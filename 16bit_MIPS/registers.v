==> flow/design.v <==
`timescale 1ns / 1ps
module registers(clk, rst, reg_write, read_reg1, read_reg2, write_reg, write_data, read_data1, read_data2, RF0, RF1, RF2, RF3, RF4, RF7);
    input clk, rst, reg_write;
    input [2:0] read_reg1, read_reg2, write_reg;
    input [15:0] write_data;
    output [15:0] read_data1, read_data2;
    output [15:0] RF0, RF1, RF2, RF3, RF4, RF7;
    reg [15:0] register_file [7:0]; 
    always @(posedge clk or negedge rst) begin
        if(rst == 0) begin
            register_file[0] <= 16'b0;
            register_file[1] <= 16'b0;
            register_file[2] <= 16'b0;
            register_file[3] <= 16'b0;
            register_file[4] <= 16'b0;
            register_file[5] <= 16'b0;
            register_file[6] <= 16'b0;
            register_file[7] <= 16'b0;
        end
        else if(reg_write) register_file[write_reg] <= write_data;
    end
    assign read_data1 = register_file[read_reg1];
    assign read_data2 = register_file[read_reg2];
    assign RF0 = register_file[0];
    assign RF1 = register_file[1];
    assign RF2 = register_file[2];
    assign RF3 = register_file[3];
    assign RF4 = register_file[4];
    assign RF7 = register_file[7];
endmodule
=== Tool chain data of registers ===
What the tools print for registers, step after step.
Line numbers count from 1 in the design file above.
Library cell names are shortened.
The mark - stands for no value.

* Top module: registers
* Clock input: clk
* Standard-cell library: sky130hd
* Library corner: tt_025C_1v80

=== Word-level counts ===
Counts by Yosys on the flattened word-level netlist (proc, flatten, opt, wreduce). Print and check cells are left out. Cells with the same type and inputs are merged into one.

* Input port bits: 28
* Output and inout port bits: 128
* Flip-flop bits (word level): 128
* Cells after elaboration: 42

* Equality and inequality tests: 21
* Reductions and logical operators: 11
* Mux-type cells: 2

{| class="wikitable"
|+ Operators by type and width
! cell !! number
|-
| 16-bit case mux with 8-bit select || 2
|-
| 3-bit equality test (second input constant) || 12
|-
| 3-bit by 2-bit equality test with 1-bit output (second input constant) || 6
|-
| 2-bit AND reduction || 8
|-
| 3-bit by 1-bit equality test with 1-bit output (second input constant) || 3
|-
| 3-bit logical NOT || 3
|}

=== Logic depth ===
Longest topological path by Yosys (ltp), each cell counted once; first at word level (registers and memories cut), then after technology mapping (sequential cells cut; the memories' decode and read muxes count).

* Depth after elaboration: 2
* ABC_AREA: 0
* Depth in mapped cells: 6
* Gate-level depth less buffers: 3

=== Netlist ===
Source: synth_stat.txt of the flow (Yosys; design flattened, memories mapped). It holds for the ABC_AREA given above (unset counts as 0); a run with the other value may have another netlist.

{| class="wikitable"
|+ Cells by type
! cell type !! number !! area in all (sq um)
|-
| dfrtp_1 || 128 || 3.2E+03
|-
| mux2_2 || 139 || 1.57E+03
|-
| mux2i_1 || 55 || 550.528
|-
| nor3b_1 || 25 || 187.68
|-
| o22a_1 || 17 || 148.893
|-
| a211oi_1 || 15 || 112.608
|-
| o22ai_1 || 17 || 106.352
|-
| buf_2 || 20 || 100.096
|-
| a32oi_1 || 10 || 87.584
|-
| nand2b_1 || 14 || 87.584
|-
| a22oi_1 || 10 || 75.072
|-
| a21oi_1 || 14 || 70.067
|-
| a31oi_1 || 11 || 68.816
|-
| buf_4 || 9 || 67.565
|-
| nor2_1 || 16 || 60.058
|-
| clkbuf_1 || 12 || 45.043
|-
| mux4_2 || 2 || 45.043
|-
| nand4b_2 || 3 || 45.043
|}

Other cell types: 29; their cells: 53.

* Cell count: 570
* Mapped flip-flops: 128
* Area of sequential cells: 3203.1 sq um
* Buffers: 47
* Synthesis area: 7039.3 sq um

=== Worst setup path after synthesis ===
Path of least setup slack by OpenSTA after synthesis, without wires, with an ideal clock, recovery checks aside; 20% of the period is set as input and as output delay. Where synthesis merged equal registers, the netlist keeps one of their names.

* Path kind: in2out
* From: input read_reg1[2]
* To: output read_data1[10]
* External output delay: 0.436 ns
* Arrival: 1.502 ns
* Stages: 5
* Launch time at the first pin: 0.436 ns
* Setup slack: 0.242 ns
* Path buffers: 2
* External input delay: 0.436 ns
* Delay of the path: 1.066 ns
* Clock period: 2.18 ns
* Data required time: 1.744 ns
* Synthesis period reached: 1.938 ns

"delay of the path" is the arrival time less input delay plus setup time.
At an output port there is no setup time.
"stages": output pins that drive a net of the path, with the launching flip-flop's if there is one; two outputs of one cell count as two.
"synthesis period reached" = period - worst setup slack (recovery checks aside). The figure is calculated, with input and output delays left at 20% of the set period.
Between the ends stands the longest chain of elaborated cells between them, by number of cells; it is not shown to be the way that was timed. Of several equally long chains one is given.
A line is the first line of the expression or statement that the cell stems from. Yosys adds cells for indexed reads and writes and turns some case tables into memories.

* Cells stage by stage: buf_2 > buf_2 > nor2_1 > a21oi_1 > a31oi_1
* Cells in the longest elaborated chain: 2
* Elaborated cells on any way between the ends: 9
* Source lines of those cells: 1
* Those cells by class: 7 x eq/ne; 1 x mux; 1 x reduce/logical

{| class="wikitable"
|+ RTL lines, path post-synthesis
! item !! line !! source
|-
| start: declaration || 4 || <nowiki>input [2:0] read_reg1, read_reg2, write_reg;</nowiki>
|-
| 3-bit equality test || 22 || <nowiki>assign read_data1 = register_file[read_reg1];</nowiki>
|-
| 16-bit case mux with 8-bit select || 22 ||
|-
| end: declaration || 6 || <nowiki>output [15:0] read_data1, read_data2;</nowiki>
|}

=== Worst path after layout ===
Path of least setup slack in the final report of flow run 1 (OpenROAD, finished layout, wires in). Where an end is a register, its clock arrival counts in the times.

* Path kind: reg2out
* From: register register_file[1][1]
* To: output read_data2[1]
* Launch time at the first pin: 0.46 ns
* Stages: 5
* Arrival: 1.86 ns
* Setup slack: -0.86 ns
* External output delay: 0.25 ns
* Path buffers: 1
* Clock period: 1.24 ns
* Data required time: 0.99 ns

Between the ends stands the longest chain of elaborated cells between them, by number of cells; it is not shown to be the way that was timed. Of several equally long chains one is given.

* Cells stage by stage: dfrtp_1 > nand2b_4 > a32o_1 > o32a_1 > buf_2
* Cells in the longest elaborated chain: 1
* Elaborated cells on any way between the ends: 1
* Source lines of those cells: 1
* Those cells by class: 1 x mux

{| class="wikitable"
|+ RTL lines, path post-layout
! item !! line !! source
|-
| start: declaration || 8 || <nowiki>reg [15:0] register_file [7:0];</nowiki>
|-
| start: assignment || 12 || <nowiki>register_file[1] <= 16'b0;</nowiki>
|-
| start: assignment || 20 || <nowiki>else if(reg_write) register_file[write_reg] <= write_data;</nowiki>
|-
| 16-bit case mux with 8-bit select || 23 || <nowiki>assign read_data2 = register_file[read_reg2];</nowiki>
|-
| end: declaration || 6 || <nowiki>output [15:0] read_data1, read_data2;</nowiki>
|}

## Implementation results

Measured data: module registers, platform sky130hd, 2 stored runs of the flow under differing settings, order arbitrary. Input and output delays are each 20% of the period that was set; the output load is 0.01 pF.
"period reached" = clock period - worst setup slack. The figure is calculated, with input and output delays left at 20% of the set period.
By "time used up by the worst setup path" is meant the share of the clock period that the worst setup path is allowed (20% is reserved at inputs, 20% at outputs), minus its slack. Clock arrival times at its registers enter into it.
"total power after layout" rests on the timing tool's default activity at the inputs, not on a simulated workload.

=== Flow run 1 ===
{| class="wikitable"
! Setting !! Value
|-
| period_ns || 1.24
|-
| CORE_UTILIZATION || 29
|-
| SETUP_SLACK_MARGIN || 0.19
|-
| CORE_MARGIN || 10
|-
| CELL_PAD_IN_SITES_DETAIL_PLACEMENT || 2
|-
| GPL_ROUTABILITY_DRIVEN || 0
|-
| CTS_CLUSTER_SIZE || 79
|-
| SLEW_MARGIN || 25
|-
| MIN_ROUTING_LAYER || met1
|-
| CAP_MARGIN || 20
|-
! Result !! Value
|-
| Area of the synthesized netlist || 7039.3 sq um
|-
| Final setup TNS || -45.222 ns
|-
| Standard-cell area after layout || 13773.2 sq um
|-
| Setup slack of the worst path || -0.864 ns
|-
| Time used up by the worst setup path || 1.86 ns
|-
| Kind of the worst setup path || reg2out
|-
| Total power after layout || 22.862 mW
|-
| Period reached || 2.104 ns
|-
| Utilization after routing || 0.582
|-
| Die size || 30905.6 sq um
|}

=== Flow run 2 ===
{| class="wikitable"
! Setting !! Value
|-
| period_ns || 2.79
|-
| CAP_MARGIN || 20
|-
| CORE_MARGIN || 2
|-
| CORE_UTILIZATION || 40
|-
| SLEW_MARGIN || 20
|-
! Result !! Value
|-
| Total power after layout || 7.304 mW
|-
| Setup slack of the worst path || 0.045 ns
|-
| Die size || 18674.6 sq um
|-
| Utilization after routing || 0.572
|-
| Area of the synthesized netlist || 7039.3 sq um
|-
| Standard-cell area after layout || 9857.0 sq um
|-
| Time used up by the worst setup path || 1.63 ns
|-
| Kind of the worst setup path || in2out
|-
| Period reached || 2.745 ns
|-
| Final setup TNS || 0.000 ns
|}
